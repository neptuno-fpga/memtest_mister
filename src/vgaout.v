==> flow/design.v <==
module vgaout
(
	input clk,
	input [31:0] rez1,
	input [31:0] rez2,
	input  [5:0] bg,
	input [15:0] freq,
	input [15:0] elapsed,
	input  [7:0] mark,
	output reg hs,
	output reg vs,
	output reg de,
	output reg [1:0] b,
	output reg [1:0] r,
	output reg [1:0] g
);
localparam HSYNC_BEG   = 12'd0;
localparam HSYNC_END   = 12'd62;
localparam HSCRN_BEG   = 12'd128;
localparam HREZ        = 12'd240;
localparam HSCRN_END   = 12'd848;
localparam HMAX        = 12'd858;
localparam VSYNC_BEG   = 12'd0;
localparam VSYNC_END   = 12'd6;
localparam VSCRN_BEG   = 12'd30;
localparam VREZ4       = 12'd96;
localparam VREZ3       = 12'd112;
localparam VREZ1       = 12'd240;
localparam VREZ2       = 12'd368;
localparam VSCRN_END   = 12'd510;
localparam VMAX        = 12'd525;
reg [11:0] hcount, vcount;
reg hscr, vscr, nextline;
reg [31:0] r1, r2, r3;
reg [7:0] r4;
reg [5:0] xr;
reg [3:0] yr;
wire [3:0] rn;
wire rezpix;
assign rn = (vcount>=VREZ2) ? r2[31:28] : (vcount>=VREZ1) ? r1[31:28] : r3[31:28];
wire pix = (vcount<VREZ3) ? mpix : rezpix;
wire [5:0] pixcolor = (vcount>=VREZ2) ? 6'b001100 : (vcount>=VREZ1) ? (!xr[5:3] ? 6'b110011 : 6'b110000) : (vcount>=VREZ3) ? 6'b111100 : 6'b110011;
hexnum digs
(
	.value(rn),
	.x({xr[2],xr[1]|xr[0]}),
	.y({yr[3:2],yr[1]|yr[0]}),
	.hide((vcount<VREZ1 && xr[5:3]==4) || (vcount<VREZ2 && vcount>=VREZ1 && xr[5:3]==1)),
	.image(rezpix)
);
wire mpix = ({xr[2],xr[1]|xr[0]} <= 2) && ((vcount>>3) == (VREZ4>>3)) && r4[7];
always @(posedge clk) begin
	if (hcount==HMAX) hcount <= 9'd0;
		else hcount <= hcount + 9'd1;
	if (hcount==HSCRN_END) begin
		hscr <= 1'b0;
		de <= 0;
	end else if (hcount==HSCRN_BEG) begin
		hscr <= 1'b1;
		de <= vscr;
	end
	if (hcount==HSYNC_BEG) begin
		nextline <= 1'b1;
		hs <= 1'b0;                   
	end
	else
	begin
		nextline <= 1'b0;
		if (hcount==HSYNC_END)
			hs <= 1'b1;
	end
	if (hcount==HREZ) begin
		xr <= 6'd0;
		r1 <= rez1;
		r2 <= rez2;
		r3 <= {elapsed, freq};
		r4 <= mark;
	end
	else if ( (!hcount[2:0]) && (xr!=6'h3f) ) begin
		xr <= xr + 6'd1;
		if (xr[2:0]==3'd7) begin
			r1[31:4] <= r1[27:0];
			r2[31:4] <= r2[27:0];
			r3[31:4] <= r3[27:0];
			r4[7:1]  <= r4[6:0];
		end
	end
	if (nextline) begin
		if (vcount==VMAX)
			vcount <= 9'd0;
		else
			vcount <= vcount + 9'd1;
		if (vcount==VSCRN_END)
			vscr <= 1'b0;
		else if (vcount==VSCRN_BEG)
			vscr <= 1'b1;
		if (vcount==VSYNC_BEG)
			vs <= 1'b1;                  
		else if (vcount==VSYNC_END)
			vs <= 1'b0;
		if ( (vcount==VREZ1) || (vcount==VREZ2) || (vcount==VREZ3))
			yr <= 4'd0;
		else if ( (vcount[2:0]==3'b000) && (yr!=4'hf) )
			yr <= yr + 4'd1;
	end
	{g,r,b} <= pix ? pixcolor : (hscr&vscr) ? bg : 6'b000000;
end
endmodule
module hexnum
(
	input  [3:0] value,
	input  [1:0] x,
	input  [2:0] y,
	input        hide,
	output image
);
reg [6:0] ss;
reg i;
always @(*) begin
	if(hide) ss <= 7'b0000000;
	else
	case (value)   
	4'h0: ss <= 7'b0111111;
	4'h1: ss <= 7'b0000110;
	4'h2: ss <= 7'b1011011;
	4'h3: ss <= 7'b1001111;
	4'h4: ss <= 7'b1100110;
	4'h5: ss <= 7'b1101101;
	4'h6: ss <= 7'b1111101;
	4'h7: ss <= 7'b0000111;
	4'h8: ss <= 7'b1111111;
	4'h9: ss <= 7'b1101111;
	4'ha: ss <= 7'b1110111;
	4'hb: ss <= 7'b1111100;
	4'hc: ss <= 7'b0111001;
	4'hd: ss <= 7'b1011110;
	4'he: ss <= 7'b1111001;
	4'hf: ss <= 7'b1110001;
	endcase
end
always @(*) begin
	case (y)
	3'd0: case (x)
				3'd0: i <= ss[0]|ss[5];
				3'd1: i <= ss[0];
				3'd2: i <= ss[0]|ss[1];
				default: i <= 1'b0;
			endcase
	3'd1: case (x)
				3'd0: i <= ss[5];
				3'd2: i <= ss[1];
				default: i <= 1'b0;
			endcase
	3'd2: case (x)
				3'd0: i <= ss[5]|ss[4]; 
				3'd1: i <= ss[6];
				3'd2: i <= ss[1]|ss[2]; 
				default: i <= 1'b0;
			endcase
	3'd3: case (x)
				3'd0: i <= ss[4];
				3'd2: i <= ss[2];
				default: i <= 1'b0;
			endcase
	3'd4: case (x)
				3'd0: i <= ss[3]|ss[4];
				3'd1: i <= ss[3];
				3'd2: i <= ss[3]|ss[2];
				default: i <= 1'b0;
			endcase
	default: i <= 1'b0;
	endcase
end
assign image = i;
endmodule
---- Tool chain data of vgaout ----
What the tools print for vgaout, step after step.
Line numbers count from 1 in the design file above.
Library cell names are shortened.
Not given: n/a
inputs
  top ..................................... vgaout
  clock input ............................. clk
  cell library ............................ sky130hd
  timing corner ........................... tt_025C_1v80

---- Elaborated design ----
Source: Yosys, flattened and elaborated, memories not mapped. Widths are those after wreduce. Registers that Yosys merges into a memory's read port (data or address) are not register bits. Print and check cells do not count. Equal cells are merged and count once.
Yosys's memory passes give these memory sizes; they may raise the number of words (mostly to a power of two), join words into wider ones and drop unused or constant bits.
bit counts
  register bits ........................... 150
  ROM bits ................................ 112
  memories ................................ 1
  bits of input ports ..................... 111
  output and inout port bits .............. 9
  word-level cells ........................ 124
memory list
  name              words  bits a word  rd ports  write ports  line  source
  (name not given)  16     7            1         0            122   case (value)
operators by class
  add/sub/neg operators ................... 4
  magnitude comparators ................... 7
  equality and inequality tests ........... 24
  mux-type cells .......................... 32
  bitwise logic cells ..................... 9
  reductions and logical operators ........ 26
operators with widths
  kind                                                                 number
  2-to-1 mux 28 bit                                                    9
  == test 12 x 10 -> 1 bit (second input constant)                     3
  == test 12 x 8 -> 1 bit (second input constant)                      3
  2-to-1 mux 7 bit                                                     4
  adder 12 x 1 -> 12 bit (second input constant)                       2
  == test 12 x 9 -> 1 bit (second input constant)                      2
  zero test 12 bit                                                     2
  2-to-1 mux 4 bit                                                     5
  2-to-1 mux 6 bit                                                     3
  == test 12 x 3 -> 1 bit (second input constant)                      1
  == test 12 x 5 -> 1 bit (second input constant)                      1
  == test 12 x 6 -> 1 bit (second input constant)                      1
  greater-or-equal comparator 12 x 7 -> 1 bit (second input constant)  1
  < comparator 12 x 7 -> 1 bit (second input constant)                 1
  == test 12 x 7 -> 1 bit (second input constant)                      1
  greater-or-equal comparator 12 x 8 -> 1 bit (second input constant)  1
  < comparator 12 x 8 -> 1 bit (second input constant)                 1
  greater-or-equal comparator 12 x 9 -> 1 bit (second input constant)  1
  < comparator 12 x 9 -> 1 bit (second input constant)                 1
  zero test 3 bit                                                      4
  nonzero test 2 bit                                                   5
  == test 3 bit (second input constant)                                3
  == test 9 x 4 -> 1 bit (second input constant)                       1
  case mux 1 bit (select 3 bit)                                        3
  OR 1 bit                                                             8
  AND reduction 2 bit                                                  4
  logical AND 1 bit                                                    7
  == test 3 x 1 -> 1 bit (second input constant)                       2
Other operator kinds: 15; their cells: 22.

---- Depth ----
Depth = most cells in a row (Yosys ltp): at word level without a register or memory, in the mapped netlist without a sequential cell, where the memories' decode and read muxes count.
depth
  word-level depth ........................ 10
  ABC_AREA ................................ 0
  depth in mapped cells ................... 15
  mapped depth without buffers ............ 13

---- Netlist ----
The flow's flattened synthesis, as Yosys stat reports it; memories are mapped. The netlist is that of the ABC_AREA named above (0 if unset); the other value can give another one.
cells by type
  type      number
  edfxtp_1  122
  mux2_2    92
  dfxtp_1   28
  ha_1      18
  nor2_1    43
  xor2_1    13
  nand3_1   22
  nand2_1   28
  xnor2_1   12
  mux2i_1   6
  clkbuf_1  15
  inv_1     15
  nor3_1    11
  nor2b_1   7
  a211oi_4  2
  a21oi_1   8
  and3_1    6
  nand4_1   6
Other cell types: 52; their cells: 94.
synthesis totals
  standard cells after synthesis .......... 548
  mapped area ............................. 7272.0 um^2
  area of sequential cells ................ 4224.1 um^2
  mapped flip-flops ....................... 150
  buffer cells ............................ 24
The figures by module come from a second, unflattened synthesis with its own total; it is not the netlist above.
unflattened totals
  cells (unflattened synthesis) ........... 507
  area total of the unflattened synthesis .. 7045.5 um^2
Each row is one instance without its submodules.
by module
  module  times used  cells  area (um^2)
  vgaout  1           457    6667.6
  hexnum  1           50     377.9

---- Timing after synthesis ----
OpenSTA on the mapped netlist: ideal clock, no wires. The path of least setup slack (recovery checks aside). Input and output delay are each 20% of the period. Register names are those of the netlist, which keeps one name where synthesis merged equal registers.
timing after synthesis
  path type ............................... reg2reg
  from .................................... register hcount[0]
  to ...................................... register r1[10]
  clock period ............................ 4.29 ns
  setup time .............................. 0.448 ns
  launch time at the first pin ............ 0.000 ns
  arrival ................................. 4.047 ns
  data required time ...................... 3.842 ns
  path slack .............................. -0.205 ns
  path delay .............................. 4.495 ns
  driving pins on the path ................ 10
  buffers on the path ..................... 2
  synthesis period reached ................ 4.495 ns
"path delay" = arrival - input delay + setup time.
"driving pins on the path" counts driving pins, that of a launching flip-flop among them; a cell with two outputs on the path counts twice.
"synthesis period reached" is the clock period less the worst setup slack; recovery checks do not enter. This is arithmetic on one report: input and output delays are still those of the set period (20% each).
Between the ends stands the longest chain of elaborated cells between them, by number of cells; it is not shown to be the way that was timed. Of several equally long chains one is given.
Each line given opens the expression or statement behind the cell; cells for indexed reads and writes are added by Yosys, which also makes memories of some case tables.
The path ends at the enable pin of a flip-flop; only ways to that pin are counted.
on the way, after synthesis
  cells stage by stage .................... dfxtp_1 inv_1 ha_1 nand2b_1 nor2_1 nand2_1 nor2_1 clkbuf_1 buf_1 a21o_1
  length of the longest elaborated chain .. 4
  elaborated cells between the ends (all ways) .. 6
  source lines of those cells ............. 2
  those cells by class .................... eq/ne: 1; reduce/logical: 5
ends and longest elaborated chain, after synthesis
  item                 line  source
  from (decl)          32    reg [11:0] hcount, vcount;
  from (assign)        53    if (hcount==HMAX) hcount <= 9'd0;
  from (assign)        54    else hcount <= hcount + 9'd1;
  zero test 3 bit      79    else if ( (!hcount[2:0]) && (xr!=6'h3f) ) begin
  logical AND 1 bit    79
  nonzero test 2 bit   n/a
  AND reduction 2 bit  n/a
  to (assign)          74    r1 <= rez1;
  to (assign)          82    r1[31:4] <= r1[27:0];
  to (decl)            34    reg [31:0] r1, r2, r3;

---- Timing after layout ----
Path of least setup slack in the final report of run 1 (OpenROAD, finished layout, wires in). Where an end is a register, its clock arrival counts in the times.
timing after layout
  path type ............................... reg2reg
  from .................................... register vcount[8]
  to ...................................... register g[0]
  clock period ............................ 7.67 ns
  setup time .............................. 0.11 ns
  launch time at the first pin ............ 0.42 ns
  arrival ................................. 4.24 ns
  data required time ...................... 7.98 ns
  path slack .............................. 3.73 ns
  driving pins on the path ................ 12
  buffers on the path ..................... 0
Between the ends stands the longest chain of elaborated cells between them, by number of cells; it is not shown to be the way that was timed. Of several equally long chains one is given.
The chain passes a memory read, where the word-level depth is cut; so it can be longer than that depth.
on the way, after layout
  cells stage by stage .................... edfxtp_1 inv_1 o21a_1 or2_2 and2_1 inv_1 ha_1 o32a_1 a211oi_2 o221ai_2 a211oi_4 mux2_1
  length of the longest elaborated chain .. 10
  elaborated cells between the ends (all ways) .. 31
  those cells by class .................... compare: 5; eq/ne: 1; mux: 12; logic: 6; reduce/logical: 6; memory: 1
ends and longest elaborated chain, after layout
  item                                         line  source
  from (decl)                                  32    reg [11:0] hcount, vcount;
  from (assign)                                90    vcount <= 9'd0;
  from (assign)                                92    vcount <= vcount + 9'd1;
  greater-or-equal comparator 12 x 8 -> 1 bit  40    assign rn = (vcount>=VREZ2) ? r2[31:28] : (vcount>=VREZ1) ? r1[31:28] : r3[31:28];
  2-to-1 mux 4 bit (2 in a row)                40
  memory read (16 x 7 bit)                     122   case (value)
  2-to-1 mux 7 bit                             120   if(hide) ss <= 7'b0000000;
  OR 1 bit                                     168   3'd2: i <= ss[3]|ss[2];
  case mux 1 bit (select 3 bit)                165   3'd4: case (x)
  case mux 1 bit (select 5 bit)                142   case (y)
  2-to-1 mux 1 bit                             41    wire pix = (vcount<VREZ3) ? mpix : rezpix;
  2-to-1 mux 6 bit                             106   {g,r,b} <= pix ? pixcolor : (hscr&vscr) ? bg : 6'b000000;
  to (decl)                                    15    output reg [1:0] g

Wiki page: vgaout / flow data

Design vgaout on sky130hd. What follows are 2 stored runs of the flow, each under its own settings; their order means nothing. The constraints put input and output delay at 20% of the set period each and load the outputs with 0.01 pF.
By "achieved clock period (ns)" is meant the clock period of the run minus its worst setup slack. This is arithmetic on one report: input and output delays are still those of the set period (20% each).
"worst setup path time (ns)" is the time allowed to the run's worst setup path (the clock period less input and output delay, where it has them) less its slack. Clock arrival times count: a late capture clock shortens it, a late launch clock lengthens it.
"finish__power__total": no workload was simulated; the value follows from the tool's default switching activity.

Flow files of run 1
==> flow/run.sh <==
#!/bin/bash
# the make line also repeats the synthesis and layout settings of config.mk as NAME=value (left out here)
make -C /OpenROAD-flow-scripts/flow DESIGN_CONFIG=/design/flow/config.mk WORK_HOME=/design/flow/orfs CLKGATE_MAP_FILE= finish
==> flow/config.mk <==
export PLATFORM = sky130hd
export DESIGN_NAME = vgaout
export DESIGN_NICKNAME = vgaout
export VERILOG_FILES = /design/flow/design.v
export SDC_FILE = /design/flow/constraint.sdc
export NUM_CORES = 4
export LEC_CHECK = 0
export CAP_MARGIN = 20
export CELL_PAD_IN_SITES_GLOBAL_PLACEMENT = 1
export CORE_MARGIN = 10
export CORE_UTILIZATION = 26
export MAX_ROUTING_LAYER = met4
export PLACE_DENSITY_LB_ADDON = 0.26
export SLEW_MARGIN = 25
==> flow/constraint.sdc <==
create_clock -name core_clock -period 7.67 [get_ports {clk}]
set_input_delay 1.5340 -clock core_clock [delete_from_list [all_inputs] [get_ports {clk}]]
set_output_delay 1.5340 -clock core_clock [all_outputs]
set_load 0.01 [all_outputs]

report of run 1
yosys chip area after synthesis (um^2): 7272.0
finish__design__die__area: 35058.8
finish__design__instance__area__stdcell: 9495.4
finish__design__instance__utilization: 0.3427
finish__timing__setup__ws: 3.735
finish__timing__setup__tns: 0.000
finish__timing__hold__ws: 0.452
finish__power__total: 1.768e-03
achieved clock period (ns): 3.935
worst setup path time (ns): 3.94
worst setup path kind: reg2reg

Flow files of run 2
==> flow/run.sh <==
#!/bin/bash
# the make line also repeats the synthesis and layout settings of config.mk as NAME=value (left out here)
make -C /OpenROAD-flow-scripts/flow DESIGN_CONFIG=/design/flow/config.mk WORK_HOME=/design/flow/orfs CLKGATE_MAP_FILE= finish
==> flow/config.mk <==
export PLATFORM = sky130hd
export DESIGN_NAME = vgaout
export DESIGN_NICKNAME = vgaout
export VERILOG_FILES = /design/flow/design.v
export SDC_FILE = /design/flow/constraint.sdc
export NUM_CORES = 4
export LEC_CHECK = 0
export ABC_AREA = 0
export CAP_MARGIN = 20
export CELL_PAD_IN_SITES_DETAIL_PLACEMENT = 0
export CORE_ASPECT_RATIO = 1.67
export CORE_MARGIN = 2
export CORE_UTILIZATION = 70
export GPL_TIMING_DRIVEN = 0
export MAX_ROUTING_LAYER = met4
export PLACE_DENSITY_LB_ADDON = 0.23
export SETUP_SLACK_MARGIN = 1.42
export SLEW_MARGIN = 20
export TNS_END_PERCENT = 70
==> flow/constraint.sdc <==
create_clock -name core_clock -period 8.59 [get_ports {clk}]
set_input_delay 1.7180 -clock core_clock [delete_from_list [all_inputs] [get_ports {clk}]]
set_output_delay 1.7180 -clock core_clock [all_outputs]
set_load 0.01 [all_outputs]

report of run 2
yosys chip area after synthesis (um^2): 7272.0
finish__design__die__area: 11246.7
finish__design__instance__area__stdcell: 9247.6
finish__design__instance__utilization: 0.9058
finish__timing__setup__ws: 4.398
finish__timing__setup__tns: 0.000
finish__timing__hold__ws: 0.450
finish__power__total: 1.582e-03
achieved clock period (ns): 4.192
worst setup path time (ns): 4.19
worst setup path kind: reg2reg
