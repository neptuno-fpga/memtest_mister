==> flow/design.v <==
module rnd_vec_gen
(
	input         clk,
	input         save,restore,next,  
	output [15:0] out
);
assign out = lfsr[15:0];
reg [16:0] lfsr, saved; 
always @(posedge clk) begin
	if( next )    lfsr  <= {(lfsr[0] ^ lfsr[2] ^ !lfsr), lfsr[16:1]}; 
	if( save )    saved <= lfsr;
	if( restore ) lfsr  <= saved;
end
endmodule
Step by step through the tools: rnd_vec_gen
What the tools print for rnd_vec_gen, step after step.
Lines are those of the file above, counted from 1.
Cell names lack the library's common part.
{"block": "inputs", "design": "rnd_vec_gen", "clock": "clk", "library": "sky130hd", "pvt_corner": "tt_025C_1v80"}

Word-level counts
Source: Yosys, flattened and elaborated, memories not mapped. Widths are those after wreduce. Registers that Yosys merges into a memory's read port (data or address) are not register bits. Print and check cells do not count. Equal cells are merged and count once.
{"block": "op_classes", "n_mux": 2, "reduce_logical": 2, "logic": 2}
{"block": "ops", "cell": "17-bit two-way mux", "n": 2}
{"block": "ops", "cell": "17-bit zero test", "n": 1}
{"block": "ops", "cell": "1-bit XOR", "n": 2}
{"block": "ops", "cell": "2-bit nonzero test", "n": 1}
{"block": "bits", "out_inout_bits": 16, "register_bits": 34, "wordCells": 8, "inputBits": 4}

Depth
Depth = most cells in a row (Yosys ltp): at word level without a register or memory, in the mapped netlist without a sequential cell, where the memories' decode and read muxes count.
{"block": "logic_depth", "word_depth": 4, "ABC_AREA": 0, "depth_mapped": 4}

Mapped cells and area
Source: synth_stat.txt of the flow (Yosys; design flattened, memories mapped). It holds for the ABC_AREA given above (unset counts as 0); a run with the other value may have another netlist.
Totals and module areas in this step are rounded.
{"block": "synth_totals", "area_um2": 1400, "mapped_cells": 78, "n_buf": 18, "seqArea_um2": 1000, "ff_cells": 34}
{"block": "types", "type": "edfxtp_1", "n": 34, "area_total_um2": 1.02E+03}
{"block": "types", "type": "mux2_2", "n": 16, "area_total_um2": 180.173}
{"block": "types", "type": "buf_4", "n": 17, "area_total_um2": 127.622}
{"block": "types", "type": "nor4_2", "n": 3, "area_total_um2": 37.536}
{"block": "types", "type": "a21oi_1", "n": 3, "area_total_um2": 15.014}
{"block": "types", "type": "nor3_1", "n": 2, "area_total_um2": 10.01}
{"block": "types", "type": "nand4_1", "n": 1, "area_total_um2": 6.256}
{"block": "types", "type": "or2_2", "n": 1, "area_total_um2": 6.256}
{"block": "types", "type": "buf_2", "n": 1, "area_total_um2": 5.005}

Timing after synthesis
Source: OpenSTA report_checks on the synthesized netlist (no wires, ideal clock, input and output delay 20% of the period each), path of least setup slack; recovery checks are left aside. Register names are those of the netlist, which keeps one name where synthesis merged equal registers.
{"block": "synth_timing", "kind": "input to register", "startpoint": "input restore", "endpoint": "register lfsr[0]", "arrival_time_ps": 874, "setup_slack_ps": 253, "stages": 2, "delay_ps": 883, "tclk_ps": 1420, "in_delay_ps": 284, "period_less_setup_slack_ps": 1167}
"delay_ps" = arrival - input delay + setup time.
"stages" counts driving pins, that of a launching flip-flop among them; a cell with two outputs on the path counts twice.
"period_less_setup_slack_ps" is the clock period less the worst setup slack; recovery checks do not enter. This is arithmetic on one report: input and output delays are still those of the set period (20% each).
Between the ends stands the longest chain of elaborated cells between them, by number of cells; it is not shown to be the way that was timed. Of several equally long chains one is given.
Each line given opens the expression or statement behind the cell; cells for indexed reads and writes are added by Yosys, which also makes memories of some case tables.
Only ways into the end's enable, where the timed path ends, are counted here.
{"block": "synth_via", "cell_sequence": "buf_2 > or2_2", "elab_chain_len": 1, "cells_between": 1}
{"block": "synth_rtl", "element": "start, declared", "line": 4, "text": "input save,restore,next,"}
{"block": "synth_rtl", "element": "2-bit nonzero test"}
{"block": "synth_rtl", "element": "end, assigned", "line": 10, "text": "if( next ) lfsr <= {(lfsr[0] ^ lfsr[2] ^ !lfsr), lfsr[16:1]};"}
{"block": "synth_rtl", "element": "end, assigned", "line": 12, "text": "if( restore ) lfsr <= saved;"}
{"block": "synth_rtl", "element": "end, declared", "line": 8, "text": "reg [16:0] lfsr, saved;"}

Timing after layout
From the final timing report of job 2: the path of least setup slack in the routed layout; clock arrival at registers is part of the times.
The report prints the path's times to 10 ps; the period is as set.
{"block": "layout_timing", "kind": "register to register", "startpoint": "register lfsr[14]", "endpoint": "register lfsr[16]", "setup_slack_ps": -210, "arrival_time_ps": 1380, "tclk_ps": 1040, "stages": 5}
Between the ends stands the longest chain of elaborated cells between them, by number of cells; it is not shown to be the way that was timed. Of several equally long chains one is given.
{"block": "layout_via", "cell_sequence": "edfxtp_1 > buf_6 > nor4_4 > nand4_1 > a21oi_1", "elab_chain_len": 4, "cells_between": 4}
{"block": "layout_rtl", "element": "start, declared", "line": 8, "text": "reg [16:0] lfsr, saved;"}
{"block": "layout_rtl", "element": "start, assigned", "line": 10, "text": "if( next ) lfsr <= {(lfsr[0] ^ lfsr[2] ^ !lfsr), lfsr[16:1]};"}
{"block": "layout_rtl", "element": "start, assigned", "line": 12, "text": "if( restore ) lfsr <= saved;"}
{"block": "layout_rtl", "element": "17-bit zero test", "line": 10}
{"block": "layout_rtl", "element": "1-bit XOR", "line": 10}
{"block": "layout_rtl", "element": "17-bit two-way mux", "line": 10}
{"block": "layout_rtl", "element": "17-bit two-way mux", "line": 12}
{"block": "layout_rtl", "element": "end, assigned", "line": 10}
{"block": "layout_rtl", "element": "end, assigned", "line": 12}
{"block": "layout_rtl", "element": "end, declared", "line": 8}

# Flow runs of rnd_vec_gen

2 stored runs of rnd_vec_gen in the flow (synthesis by Yosys, layout by OpenROAD, sky130hd cells), in arbitrary order. Constraints: input delay and output delay 20% of the set period each, output load 0.01 pF.
"achievedPeriod_ps" is the run's clock period less its worst setup slack. It is reckoned from that one timing run; input and output delays stay at 20% of the period that was set.
"worst_setup_path_time_ps" means the part of the period allowed to the worst setup path (the constraints hold back 20% at inputs and 20% at outputs) less its slack; where the path has registers, the arrival times of their clocks count too.
"design_power_mw" rests on the timing tool's default activity at the inputs, not on a simulated workload.
"worst_setup_path_time_ps" is known to 10 ps.
Values from the reports are rounded here.

{"run": "job 1", "settings": { "period_ns": 2.1, "CORE_UTILIZATION": 63, "PLACE_DENSITY_LB_ADDON": 0.01, "HOLD_SLACK_MARGIN": 0.08, "CELL_PAD_IN_SITES_GLOBAL_PLACEMENT": 1, "CELL_PAD_IN_SITES_DETAIL_PLACEMENT": 2, "MAX_ROUTING_LAYER": "met5", "CAP_MARGIN": 20, "CORE_MARGIN": 2, "SLEW_MARGIN": 20 }, "outcome": "not finished: placement ended with error DPL-0033"}
{"run": "job 2", "settings": { "period_ns": 1.04, "CORE_UTILIZATION": 16, "SETUP_SLACK_MARGIN": 0.15, "PLACE_DENSITY": 0.81, "TNS_END_PERCENT": 90, "ABC_AREA": 0, "GPL_TIMING_DRIVEN": 1, "GPL_ROUTABILITY_DRIVEN": 1, "SLEW_MARGIN": 5, "CAP_MARGIN": 20, "CORE_MARGIN": 2 }, "results": { "design_die_area_um2": 9600, "achievedPeriod_ps": 1247, "worst_setup_path_time_ps": 1250, "critical_path_type": "register to register", "design_power_mw": 3.6, "layout_utilization_pct": 26, "worst_hold_slack_ps": 500, "fin_ws_ps": -210, "ys_area_um2": 1400, "post_route_stdcell_area_um2": 2200, "fin_tns_ps": -2500 }}
